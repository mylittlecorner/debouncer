==> flow/design.v <==
`timescale 1ns / 1ps
module debouncer(
    input clk,
    input in_state,
    output out_state
    );
        parameter NBITS = 16;
        reg [NBITS-1:0] COUNT;
        reg PB_sync_0;
        reg PB_sync_1;
        reg PB_state;
        always @(posedge clk) PB_sync_0 <= ~in_state;
        always @(posedge clk) PB_sync_1 <=  PB_sync_0;
        wire PB_idle = (PB_state==PB_sync_1);
        wire max_COUNT = &COUNT;
        always @(posedge clk)
        begin
            if(PB_idle) COUNT <=0;
            else begin
                COUNT <= COUNT + 1;
                if(max_COUNT) PB_state <= ~PB_state;
            end
        end
        assign out_state = PB_state;
endmodule
### From RTL to reports: debouncer

What the tools print for debouncer, step after step.
Lines are those of the file above, counted from 1.
Operators carry their Yosys type and port widths (W data, S select, Z words).
Library cell names are shortened.
A cell with -- has no value.

| set-up | value |
|---|---|
| top module | debouncer |
| clock input | clk |
| library | sky130hd |
| library corner | tt_025C_1v80 |

### After elaboration

Source: Yosys, flattened and elaborated, memories not mapped. Widths are those after wreduce. Registers that Yosys merges into a memory's read port (data or address) are not register bits. Print and check cells do not count. Equal cells are merged and count once.

| word-level totals | value |
|---|---|
| flip-flop bits (word level) | 19 |
| input port bits | 2 |
| output and inout bits | 1 |
| cells after elaboration | 10 |

| operators by class | value |
|---|---|
| add/subtract/negate cells | 1 |
| eq/ne operators | 1 |
| bitwise gates (word level) | 3 |
| reduce/logical cells | 1 |

Operator list:

| operator | count |
|---|---|
| $reduce_and A17 Y1 | 1 |
| $add A16 B1 Y16 const B | 1 |
| $not A1 Y1 | 3 |
| $eq A1 B1 Y1 | 1 |

### Depth

Longest topological path by Yosys (ltp), each cell counted once; first at word level (registers and memories cut), then after technology mapping (sequential cells cut; the memories' decode and read muxes count).

| depth | value |
|---|---|
| word-level depth | 3 |
| ABC_AREA | 0 |
| gate-level depth with buffers | 4 |
| gate-level depth less buffers | 4 |

### Netlist

Yosys stat after the flow's synthesis: flattened, memories mapped to cells. It holds for the ABC_AREA given above (unset counts as 0); a run with the other value may have another netlist.

Cell types:

| cell type | count | total area (µm²) |
|---|---|---|
| dfxtp_1 | 18 | 360.346 |
| mux2i_1 | 4 | 40.038 |
| a21oi_1 | 7 | 35.034 |
| nand2_1 | 9 | 33.782 |
| nor4_1 | 5 | 31.28 |
| edfxtp_1 | 1 | 30.029 |
| o31ai_1 | 4 | 30.029 |
| or4_1 | 4 | 30.029 |
| xor2_1 | 3 | 26.275 |
| nand3_1 | 4 | 20.019 |
| inv_1 | 5 | 18.768 |
| nand2b_1 | 3 | 18.768 |
| nand4_1 | 3 | 18.768 |
| or3_1 | 3 | 18.768 |
| xnor2_1 | 2 | 17.517 |
| nor2_1 | 4 | 15.014 |
| o21ai_0 | 3 | 15.014 |
| ha_1 | 1 | 12.512 |

Not listed: further types 6, cells in them 6.

| mapped netlist | value |
|---|---|
| mapped cells | 89 |
| mapped area | 823.3 µm² |
| sequential part of the area | 390.4 µm² |
| mapped flip-flops | 19 |
| buffers | 2 |

### Path before layout

Source: OpenSTA report_checks on the synthesized netlist (no wires, ideal clock, input and output delay 20% of the period each), path of least setup slack; recovery checks are left aside. Register names are those of the netlist, which keeps one name where synthesis merged equal registers.

| timing after synthesis | value |
|---|---|
| path kind | register to register |
| start | register PB_state |
| end | register PB_state |
| period | 2.75 ns |
| library setup time | 0.326 ns |
| launch time at the first pin | 0.000 ns |
| data arrival time | 1.181 ns |
| required time | 2.424 ns |
| path slack | 1.242 ns |
| path delay | 1.507 ns |
| driving pins on the path | 4 |
| path buffers | 0 |
| synthesis period reached | 1.508 ns |

"path delay" = arrival - input delay + setup time.
"driving pins on the path" counts driving pins, that of a launching flip-flop among them; a cell with two outputs on the path counts twice.
"synthesis period reached" = period - worst setup slack (recovery checks aside). The figure is calculated, with input and output delays left at 20% of the set period.
The rows between start and end are the longest chain of elaborated cells between them; the timing report does not say that the signal goes this way. Where chains are equally long, one stands for them.
A line is the first line of the expression or statement that the cell stems from. Yosys adds cells for indexed reads and writes and turns some case tables into memories.
Only ways into the end's enable, where the timed path ends, are counted here.

| on the way, after synthesis | value |
|---|---|
| path through | edfxtp_1 > xor2_1 > nand2_1 > nor4_1 |
| length of the longest elaborated chain | 3 |
| elaborated cells on any way between the ends | 3 |
| RTL lines with such cells | 1 |
| classes of those cells | eq/ne: 1; logic: 1; reduce/logical: 1 |

Ends and longest elaborated chain, after synthesis:

| element | line | RTL |
|---|---|---|
| start: declaration | 11 | `reg PB_state;` |
| start: assignment | 21 | `if(max_COUNT) PB_state <= ~PB_state;` |
| $eq A1 B1 Y1 | 14 | `wire PB_idle = (PB_state==PB_sync_1);` |
| $not A1 Y1 | -- |  |
| $reduce_and A17 Y1 | -- |  |
| end: assignment | 21 |  |
| end: declaration | 11 |  |

### Timing after layout

From the final timing report of entry A: the path of least setup slack in the routed layout; clock arrival at registers is part of the times.

| timing after layout | value |
|---|---|
| path kind | register to register |
| start | register COUNT[0] |
| end | register COUNT[12] |
| period | 1.92 ns |
| library setup time | 0.06 ns |
| launch time at the first pin | 0.28 ns |
| data arrival time | 1.92 ns |
| required time | 2.15 ns |
| path slack | 0.24 ns |
| driving pins on the path | 5 |
| path buffers | 0 |

The rows between start and end are the longest chain of elaborated cells between them; the timing report does not say that the signal goes this way. Where chains are equally long, one stands for them.

| on the way, after layout | value |
|---|---|
| path through | dfxtp_1 > ha_1 > nand4_1 > or4_1 > a21oi_1 |
| length of the longest elaborated chain | 1 |
| elaborated cells on any way between the ends | 1 |
| RTL lines with such cells | 1 |
| classes of those cells | add/sub: 1 |

Ends and longest elaborated chain, after layout:

| element | line | RTL |
|---|---|---|
| start: declaration | 8 | `reg [NBITS-1:0] COUNT;` |
| start: assignment | 18 | `if(PB_idle) COUNT <=0;` |
| start: assignment | 20 | `COUNT <= COUNT + 1;` |
| $add A16 B1 Y16 | 20 |  |
| end: assignment | 18 |  |
| end: assignment | 20 |  |
| end: declaration | 8 |  |

Ticket comment

Flow measurements of debouncer on sky130hd: 2 stored runs with different settings, listed in no order. Input and output delays are each 20% of the period that was set; the output load is 0.01 pF.
"achieved clock period" is the run's clock period less its worst setup slack. It is reckoned from that one timing run; input and output delays stay at 20% of the period that was set.
By "time on the worst setup path" is meant the share of the clock period that the worst setup path is allowed (20% is reserved at inputs, 20% at outputs), minus its slack. Clock arrival times at its registers enter into it.
"power consumption": no workload was simulated; the value follows from the tool's default switching activity.

#### Entry A

| setting | value |
|---|---|
| period_ns | `1.92` |
| CORE_UTILIZATION | `49` |
| CAP_MARGIN | `20` |
| CORE_MARGIN | `2` |
| SLEW_MARGIN | `20` |

| result | value |
|---|---|
| achieved clock period | 1.681 ns |
| worst slack on setup checks | 0.239 ns |
| standard-cell area after layout | 904.6 µm² |
| final worst hold slack | 0.334 ns |
| area inside the die boundary | 2024.1 µm² |
| chip area in the Yosys report | 823.3 µm² |
| final utilization | 58.7% |
| time on the worst setup path | 1.68 ns |
| worst path kind | register to register |
| power consumption | 0.0006285 W |
| setup TNS | 0.000 ns |

#### Entry B

| setting | value |
|---|---|
| period_ns | `2.21` |
| CORE_UTILIZATION | `68` |
| SETUP_SLACK_MARGIN | `0.15` |
| PLACE_DENSITY_LB_ADDON | `0.2` |
| CORE_ASPECT_RATIO | `1.98` |
| CORE_MARGIN | `3` |
| CELL_PAD_IN_SITES_GLOBAL_PLACEMENT | `1` |
| CELL_PAD_IN_SITES_DETAIL_PLACEMENT | `1` |
| CTS_CLUSTER_DIAMETER | `315` |
| SLEW_MARGIN | `5` |
| MAX_ROUTING_LAYER | `met5` |
| CAP_MARGIN | `20` |

No final report: floorplanning broke off with PDN-0185.
